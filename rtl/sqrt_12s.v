==> flow/design.v <==
module sqrt_12s
#(
    parameter [7:0] OFFSET = 8'b00000000
)
(
    input         clk,
    input  [15:0] data_i,
    input         vld_i,
    output [11:0] data_o,
    output        vld_o
);
wire [23:0] w_data_p0 = { data_i, OFFSET };
wire [23:0] w_data_p1;
wire  [1:0] w_rem_p1;
wire  [1:0] w_res_p1;
wire        w_vld_p1;
sqrt_stage
#(
    .DATA_W (24),
    .STAGE  (1)
)
U_sqrt_p1
(
    .clk    (clk),
    .data_i (w_data_p0),
    .rem_i  (1'b0),
    .res_i  (1'b0),
    .vld_i  (vld_i),
    .data_o (w_data_p1),
    .rem_o  (w_rem_p1),
    .res_o  (w_res_p1),
    .vld_o  (w_vld_p1)
);
wire [23:0] w_data_p2;
wire  [2:0] w_rem_p2;
wire  [2:0] w_res_p2;
wire        w_vld_p2;
sqrt_stage
#(
    .DATA_W (24),
    .STAGE  (2)
)
U_sqrt_p2
(
    .clk    (clk),
    .data_i (w_data_p1),
    .rem_i  (w_rem_p1),
    .res_i  (w_res_p1),
    .vld_i  (w_vld_p1),
    .data_o (w_data_p2),
    .rem_o  (w_rem_p2),
    .res_o  (w_res_p2),
    .vld_o  (w_vld_p2)
);
wire [23:0] w_data_p3;
wire  [3:0] w_rem_p3;
wire  [3:0] w_res_p3;
wire        w_vld_p3;
sqrt_stage
#(
    .DATA_W (24),
    .STAGE  (3)
)
U_sqrt_p3
(
    .clk    (clk),
    .data_i (w_data_p2),
    .rem_i  (w_rem_p2),
    .res_i  (w_res_p2),
    .vld_i  (w_vld_p2),
    .data_o (w_data_p3),
    .rem_o  (w_rem_p3),
    .res_o  (w_res_p3),
    .vld_o  (w_vld_p3)
);
wire [23:0] w_data_p4;
wire  [4:0] w_rem_p4;
wire  [4:0] w_res_p4;
wire        w_vld_p4;
sqrt_stage
#(
    .DATA_W (24),
    .STAGE  (4)
)
U_sqrt_p4
(
    .clk    (clk),
    .data_i (w_data_p3),
    .rem_i  (w_rem_p3),
    .res_i  (w_res_p3),
    .vld_i  (w_vld_p3),
    .data_o (w_data_p4),
    .rem_o  (w_rem_p4),
    .res_o  (w_res_p4),
    .vld_o  (w_vld_p4)
);
wire [23:0] w_data_p5;
wire  [5:0] w_rem_p5;
wire  [5:0] w_res_p5;
wire        w_vld_p5;
sqrt_stage
#(
    .DATA_W (24),
    .STAGE  (5)
)
U_sqrt_p5
(
    .clk    (clk),
    .data_i (w_data_p4),
    .rem_i  (w_rem_p4),
    .res_i  (w_res_p4),
    .vld_i  (w_vld_p4),
    .data_o (w_data_p5),
    .rem_o  (w_rem_p5),
    .res_o  (w_res_p5),
    .vld_o  (w_vld_p5)
);
wire [23:0] w_data_p6;
wire  [6:0] w_rem_p6;
wire  [6:0] w_res_p6;
wire        w_vld_p6;
sqrt_stage
#(
    .DATA_W (24),
    .STAGE  (6)
)
U_sqrt_p6
(
    .clk    (clk),
    .data_i (w_data_p5),
    .rem_i  (w_rem_p5),
    .res_i  (w_res_p5),
    .vld_i  (w_vld_p5),
    .data_o (w_data_p6),
    .rem_o  (w_rem_p6),
    .res_o  (w_res_p6),
    .vld_o  (w_vld_p6)
);
wire [23:0] w_data_p7;
wire  [7:0] w_rem_p7;
wire  [7:0] w_res_p7;
wire        w_vld_p7;
sqrt_stage
#(
    .DATA_W (24),
    .STAGE  (7)
)
U_sqrt_p7
(
    .clk    (clk),
    .data_i (w_data_p6),
    .rem_i  (w_rem_p6),
    .res_i  (w_res_p6),
    .vld_i  (w_vld_p6),
    .data_o (w_data_p7),
    .rem_o  (w_rem_p7),
    .res_o  (w_res_p7),
    .vld_o  (w_vld_p7)
);
wire [23:0] w_data_p8;
wire  [8:0] w_rem_p8;
wire  [8:0] w_res_p8;
wire        w_vld_p8;
sqrt_stage
#(
    .DATA_W (24),
    .STAGE  (8)
)
U_sqrt_p8
(
    .clk    (clk),
    .data_i (w_data_p7),
    .rem_i  (w_rem_p7),
    .res_i  (w_res_p7),
    .vld_i  (w_vld_p7),
    .data_o (w_data_p8),
    .rem_o  (w_rem_p8),
    .res_o  (w_res_p8),
    .vld_o  (w_vld_p8)
);
wire [23:0] w_data_p9;
wire  [9:0] w_rem_p9;
wire  [9:0] w_res_p9;
wire        w_vld_p9;
sqrt_stage
#(
    .DATA_W (24),
    .STAGE  (9)
)
U_sqrt_p9
(
    .clk    (clk),
    .data_i (w_data_p8),
    .rem_i  (w_rem_p8),
    .res_i  (w_res_p8),
    .vld_i  (w_vld_p8),
    .data_o (w_data_p9),
    .rem_o  (w_rem_p9),
    .res_o  (w_res_p9),
    .vld_o  (w_vld_p9)
);
wire [23:0] w_data_p10;
wire [10:0] w_rem_p10;
wire [10:0] w_res_p10;
wire        w_vld_p10;
sqrt_stage
#(
    .DATA_W (24),
    .STAGE  (10)
)
U_sqrt_p10
(
    .clk    (clk),
    .data_i (w_data_p9),
    .rem_i  (w_rem_p9),
    .res_i  (w_res_p9),
    .vld_i  (w_vld_p9),
    .data_o (w_data_p10),
    .rem_o  (w_rem_p10),
    .res_o  (w_res_p10),
    .vld_o  (w_vld_p10)
);
wire [23:0] w_data_p11;
wire [11:0] w_rem_p11;
wire [11:0] w_res_p11;
wire        w_vld_p11;
sqrt_stage
#(
    .DATA_W (24),
    .STAGE  (11)
)
U_sqrt_p11
(
    .clk    (clk),
    .data_i (w_data_p10),
    .rem_i  (w_rem_p10),
    .res_i  (w_res_p10),
    .vld_i  (w_vld_p10),
    .data_o (w_data_p11),
    .rem_o  (w_rem_p11),
    .res_o  (w_res_p11),
    .vld_o  (w_vld_p11)
);
wire [23:0] w_data_p12;
wire [12:0] w_rem_p12;
wire [12:0] w_res_p12;
wire        w_vld_p12;
sqrt_stage
#(
    .DATA_W (24),
    .STAGE  (12)
)
U_sqrt_p12
(
    .clk    (clk),
    .data_i (w_data_p11),
    .rem_i  (w_rem_p11),
    .res_i  (w_res_p11),
    .vld_i  (w_vld_p11),
    .data_o (w_data_p12),
    .rem_o  (w_rem_p12),
    .res_o  (w_res_p12),
    .vld_o  (w_vld_p12)
);
assign data_o = w_res_p12[11:0];
assign vld_o  = w_vld_p12;
endmodule
module sqrt_stage
#(
    parameter integer DATA_W = 16,
    parameter integer STAGE  = 1
)
(
    input               clk,
    input  [DATA_W-1:0] data_i,
    input   [STAGE-1:0] rem_i,
    input   [STAGE-1:0] res_i,
    input               vld_i,
    output [DATA_W-1:0] data_o,
    output    [STAGE:0] rem_o,
    output    [STAGE:0] res_o,
    output              vld_o
);
    wire [STAGE+1:0] w_A = { rem_i, data_i[DATA_W-1:DATA_W-2] };
    wire [STAGE+1:0] w_B = { res_i, 2'b01 };
    wire [STAGE+1:0] w_diff = w_A - w_B;
    reg [DATA_W-1:0] r_data;  
    reg    [STAGE:0] r_rem;   
    reg    [STAGE:0] r_res;   
    reg              r_vld;   
    always@(posedge clk) begin
        if (vld_i) begin
            r_data <= { data_i[DATA_W-3:0], 2'b00 };
            if (w_diff[STAGE+1]) begin
                r_rem <=  w_A[STAGE:0];
                r_res <= { res_i, 1'b0 };
            end
            else begin
                r_rem <= w_diff[STAGE:0];
                r_res <= { res_i, 1'b1 };
            end
        end
        r_vld <= vld_i;
    end
    assign data_o = r_data;
    assign rem_o  = r_rem;
    assign res_o  = r_res;
    assign vld_o  = r_vld;
endmodule
Reports on sqrt_12s
Tool output for the design above, in the order of the flow.
Lines are those of the file above, counted from 1.
Operators: Yosys type, input widths -> output width; for muxes data width and select width s.
The mark n/a stands for no value.
- top: sqrt_12s
- clock input: clk
- standard-cell library: sky130hd
- timing corner: tt_025C_1v80

After elaboration
Counts by Yosys on the flattened word-level netlist (proc, flatten, opt, wreduce; memories kept). Register bits leave out memories and registers merged into their read ports (data or address). Print and check cells are left out. Cells with the same type and inputs are merged into one.
- multiplexer cells at 23
- add/subtract/negate cells: 12
- operators by type and width (kind ; number):
    $sub 14x13->14 ; 1
    $sub 13x12->13 ; 1
    $sub 12x11->12 ; 1
    $mux 12 ; 1
    $mux 1 ; 12
    $sub 11x10->11 ; 1
    $mux 11 ; 1
    $sub 10x9->10 ; 1
    $mux 10 ; 1
    $sub 9x8->9 ; 1
    $mux 9 ; 1
    $sub 8x7->8 ; 1
    $mux 8 ; 1
    $sub 7x6->7 ; 1
    $mux 7 ; 1
    $sub 6x5->6 ; 1
    $mux 6 ; 1
    $sub 5x4->5 ; 1
    $mux 5 ; 1
    $sub 4x3->4 ; 1
    $mux 4 ; 1
    $sub 2x1->3 const B ; 1
    $mux 3 ; 1
    $mux 2 ; 1
- output and inout bits: 13
- register bits after elaboration at 223
- noted bits of input ports: 18
- word-level cells: 80

Logic depth
Longest topological path by Yosys (ltp), each cell counted once; first at word level (registers and memories cut), then after technology mapping (sequential cells cut; the memories' decode and read muxes count).
- depth in word-level cells at 2
- ABC_AREA: 0
- noted mapped depth: 10
- depth with buffers taken out at 10

Netlist
Source: synth_stat.txt of the flow (Yosys; design flattened, memories mapped). It holds for the ABC_AREA given above (unset counts as 0); a run with the other value may have another netlist.
Totals and module areas in this step are rounded.
- cells by type (type ; number ; area in all (µm²)):
    sky130_fd_sc_hd__edfxtp_1 ; 208 ; 6245.99
    sky130_fd_sc_hd__ha_1 ; 72 ; 900.864
    sky130_fd_sc_hd__mux2_2 ; 43 ; 484.214
    sky130_fd_sc_hd__xnor2_1 ; 51 ; 446.678
    sky130_fd_sc_hd__inv_1 ; 93 ; 349.085
    sky130_fd_sc_hd__dfxtp_1 ; 12 ; 240.23
    sky130_fd_sc_hd__nor2_1 ; 42 ; 157.651
    sky130_fd_sc_hd__mux2_4 ; 9 ; 135.13
    sky130_fd_sc_hd__a21oi_1 ; 24 ; 120.115
    sky130_fd_sc_hd__mux2i_1 ; 11 ; 110.106
    sky130_fd_sc_hd__o21a_1 ; 13 ; 97.594
    sky130_fd_sc_hd__xor2_1 ; 10 ; 87.584
    sky130_fd_sc_hd__o21ai_0 ; 16 ; 80.077
    sky130_fd_sc_hd__nand2_1 ; 21 ; 78.826
    sky130_fd_sc_hd__fa_1 ; 3 ; 60.058
    sky130_fd_sc_hd__nor2b_1 ; 9 ; 56.304
    sky130_fd_sc_hd__nand3_1 ; 11 ; 55.053
    sky130_fd_sc_hd__o211ai_1 ; 6 ; 45.043
Not listed: further types 32, cells in them 59.
- buffer cells: 2
- noted cells in the netlist: 713
- flip-flops: 220
- mapped area: 10000 µm²
- area of sequential cells at 6500 µm²
By module: a second synthesis without flattening, with its own total; a netlist apart from the flattened one above.
- cells (unflattened synthesis) at 1137
- area total of the unflattened synthesis at 19000 µm²
Each row is one instance without its submodules.
- modules (module ; times used ; cells ; sequential area (µm²) ; area (µm²)):
    sqrt_stage ; 1 ; 159 ; 1500 ; 2300
    sqrt_stage ; 1 ; 149 ; 1400 ; 2200
    sqrt_stage ; 1 ; 132 ; 1300 ; 2000
    sqrt_stage ; 1 ; 125 ; 1300 ; 1900
    sqrt_stage ; 1 ; 105 ; 1200 ; 1700
    sqrt_stage ; 1 ; 95 ; 1200 ; 1600
    sqrt_stage ; 1 ; 95 ; 1100 ; 1500
    sqrt_stage ; 1 ; 76 ; 1000 ; 1400
    sqrt_stage ; 1 ; 63 ; 980 ; 1200
    sqrt_stage ; 1 ; 55 ; 920 ; 1100
    sqrt_stage ; 1 ; 46 ; 860 ; 1000
    sqrt_stage ; 1 ; 36 ; 800 ; 870
    sqrt_12s ; 1 ; 1 ; 0.0 ; 3.8

Worst setup path after synthesis
OpenSTA on the mapped netlist: ideal clock, no wires. The path of least setup slack (recovery checks aside). Input and output delay are each 20% of the period. Register names are those of the netlist, which keeps one name where synthesis merged equal registers.
- path type: register to register
- start: register U_sqrt_p10.r_rem[0]
- end: register U_sqrt_p11.r_rem[10]
- noted delay of the path: 2.790 ns
- launch time at the first pin: 0.000 ns
- arrival: 2.530 ns
- path slack: 1.590 ns
- noted period: 4.38 ns
- buffers on the path at 1
- setup time: 0.260 ns
- noted driving pins on the path: 10
- data required time: 4.120 ns
- noted synthesis period reached: 2.79 ns
"delay of the path" is the arrival time less input delay plus setup time.
"driving pins on the path": output pins that drive a net of the path, with the launching flip-flop's if there is one; two outputs of one cell count as two.
"synthesis period reached" = period - worst setup slack (recovery checks aside). The figure is calculated, with input and output delays left at 20% of the set period.
The rows between start and end are the longest chain of elaborated cells between them; the timing report does not say that the signal goes this way. Where chains are equally long, one stands for them.
Each line given opens the expression or statement behind the cell; cells for indexed reads and writes are added by Yosys, which also makes memories of some case tables.
- cell sequence: sky130_fd_sc_hd__edfxtp_1 -> sky130_fd_sc_hd__ha_1 -> sky130_fd_sc_hd__fa_1 -> sky130_fd_sc_hd__a211oi_2 -> sky130_fd_sc_hd__o211ai_1 -> sky130_fd_sc_hd__a31o_1 -> sky130_fd_sc_hd__a21oi_2 -> sky130_fd_sc_hd__xnor2_1 -> sky130_fd_sc_hd__buf_6 -> sky130_fd_sc_hd__mux2_4
- length of the longest elaborated chain at 2
- elaborated cells between the ends (all ways): 2
- source lines of those cells: 2
- classes of those cells: 1 x add/sub; 1 x mux
- ends and longest elaborated chain, after synthesis (what ; RTL line ; source):
    from (decl) ; 288 ; reg    [STAGE:0] r_rem;
    from (assign) ; 295 ; r_rem <=  w_A[STAGE:0];
    from (assign) ; 299 ; r_rem <= w_diff[STAGE:0];
    $sub 13x12->13 ; 286 ; wire [STAGE+1:0] w_diff = w_A - w_B;
    $mux 12 ; 294 ; if (w_diff[STAGE+1]) begin
    to (assign) ; 295 ;
    to (assign) ; 299 ;
    to (decl) ; 288 ;

Timing after layout
From the final timing report of run 1: the path of least setup slack in the routed layout; clock arrival at registers is part of the times.
- path type: register to register
- start: register U_sqrt_p10.r_rem[0]
- end: register U_sqrt_p11.r_rem[2]
- setup time: 0.25 ns
- noted driving pins on the path: 10
- launch time at the first pin: 0.50 ns
- buffers on the path at 1
- path slack: 1.84 ns
- arrival: 3.37 ns
- data required time: 5.22 ns
- noted period: 4.97 ns
The rows between start and end are the longest chain of elaborated cells between them; the timing report does not say that the signal goes this way. Where chains are equally long, one stands for them.
- cell sequence: sky130_fd_sc_hd__edfxtp_1 -> sky130_fd_sc_hd__ha_1 -> sky130_fd_sc_hd__fa_1 -> sky130_fd_sc_hd__a211oi_2 -> sky130_fd_sc_hd__o211ai_1 -> sky130_fd_sc_hd__a31o_1 -> sky130_fd_sc_hd__a21oi_2 -> sky130_fd_sc_hd__xnor2_1 -> sky130_fd_sc_hd__buf_6 -> sky130_fd_sc_hd__mux2_4
- length of the longest elaborated chain at 2
- elaborated cells between the ends (all ways): 2
- source lines of those cells: 2
- classes of those cells: 1 x add/sub; 1 x mux
- ends and longest elaborated chain, post-layout (what ; RTL line ; source):
    from (decl) ; 288 ; reg    [STAGE:0] r_rem;
    from (assign) ; 295 ; r_rem <=  w_A[STAGE:0];
    from (assign) ; 299 ; r_rem <= w_diff[STAGE:0];
    $sub 13x12->13 ; 286 ; wire [STAGE+1:0] w_diff = w_A - w_B;
    $mux 12 ; 294 ; if (w_diff[STAGE+1]) begin
    to (assign) ; 295 ;
    to (assign) ; 299 ;
    to (decl) ; 288 ;

==> results <==
Settings and measured results of 2 stored flow runs for module sqrt_12s (sky130hd), not sorted in any way. The constraints put input and output delay at 20% of the set period each and load the outputs with 0.01 pF.
By "reached clock period" is meant the clock period of the run minus its worst setup slack. This is arithmetic on one report: input and output delays are still those of the set period (20% each).
"worst path time" means the part of the period allowed to the worst setup path (the constraints hold back 20% at inputs and 20% at outputs) less its slack; where the path has registers, the arrival times of their clocks count too.
By "power consumption" is meant OpenSTA's value without simulated activity: inputs other than the clock are taken to toggle once in ten clock periods, and the tool carries that through the logic.
Values from the reports are rounded here.

Run 1
Settings were period_ns = 4.97; CORE_UTILIZATION = 59; PLACE_DENSITY = 0.76; HOLD_SLACK_MARGIN = 0.29; CELL_PAD_IN_SITES_DETAIL_PLACEMENT = 0; TNS_END_PERCENT = 10; GPL_TIMING_DRIVEN = 0; CTS_CLUSTER_DIAMETER = 294; CAP_MARGIN = 30; SLEW_MARGIN = 10; MAX_ROUTING_LAYER = met4; CORE_MARGIN = 2
- reached clock period: 3.128 ns
- power consumption at 8.6 mW
- setup slack of the worst path: 1.8 ns
- summed negative setup slack at 0.000 ns
- die footprint at 18000 µm²
- noted the synthesis area: 10000 µm²
- noted the standard-cell area after layout: 12000 µm²
- noted the worst path time: 3.13 ns
- class of the worst setup path: register to register

Run 2
Settings were period_ns = 2.08; CORE_UTILIZATION = 70; SETUP_SLACK_MARGIN = 0.47; PLACE_DENSITY = 0.61; CELL_PAD_IN_SITES_DETAIL_PLACEMENT = 2; GPL_ROUTABILITY_DRIVEN = 0; CAP_MARGIN = 20; SLEW_MARGIN = 30; MIN_ROUTING_LAYER = met2; CORE_MARGIN = 2
- unfinished; tool error in placement
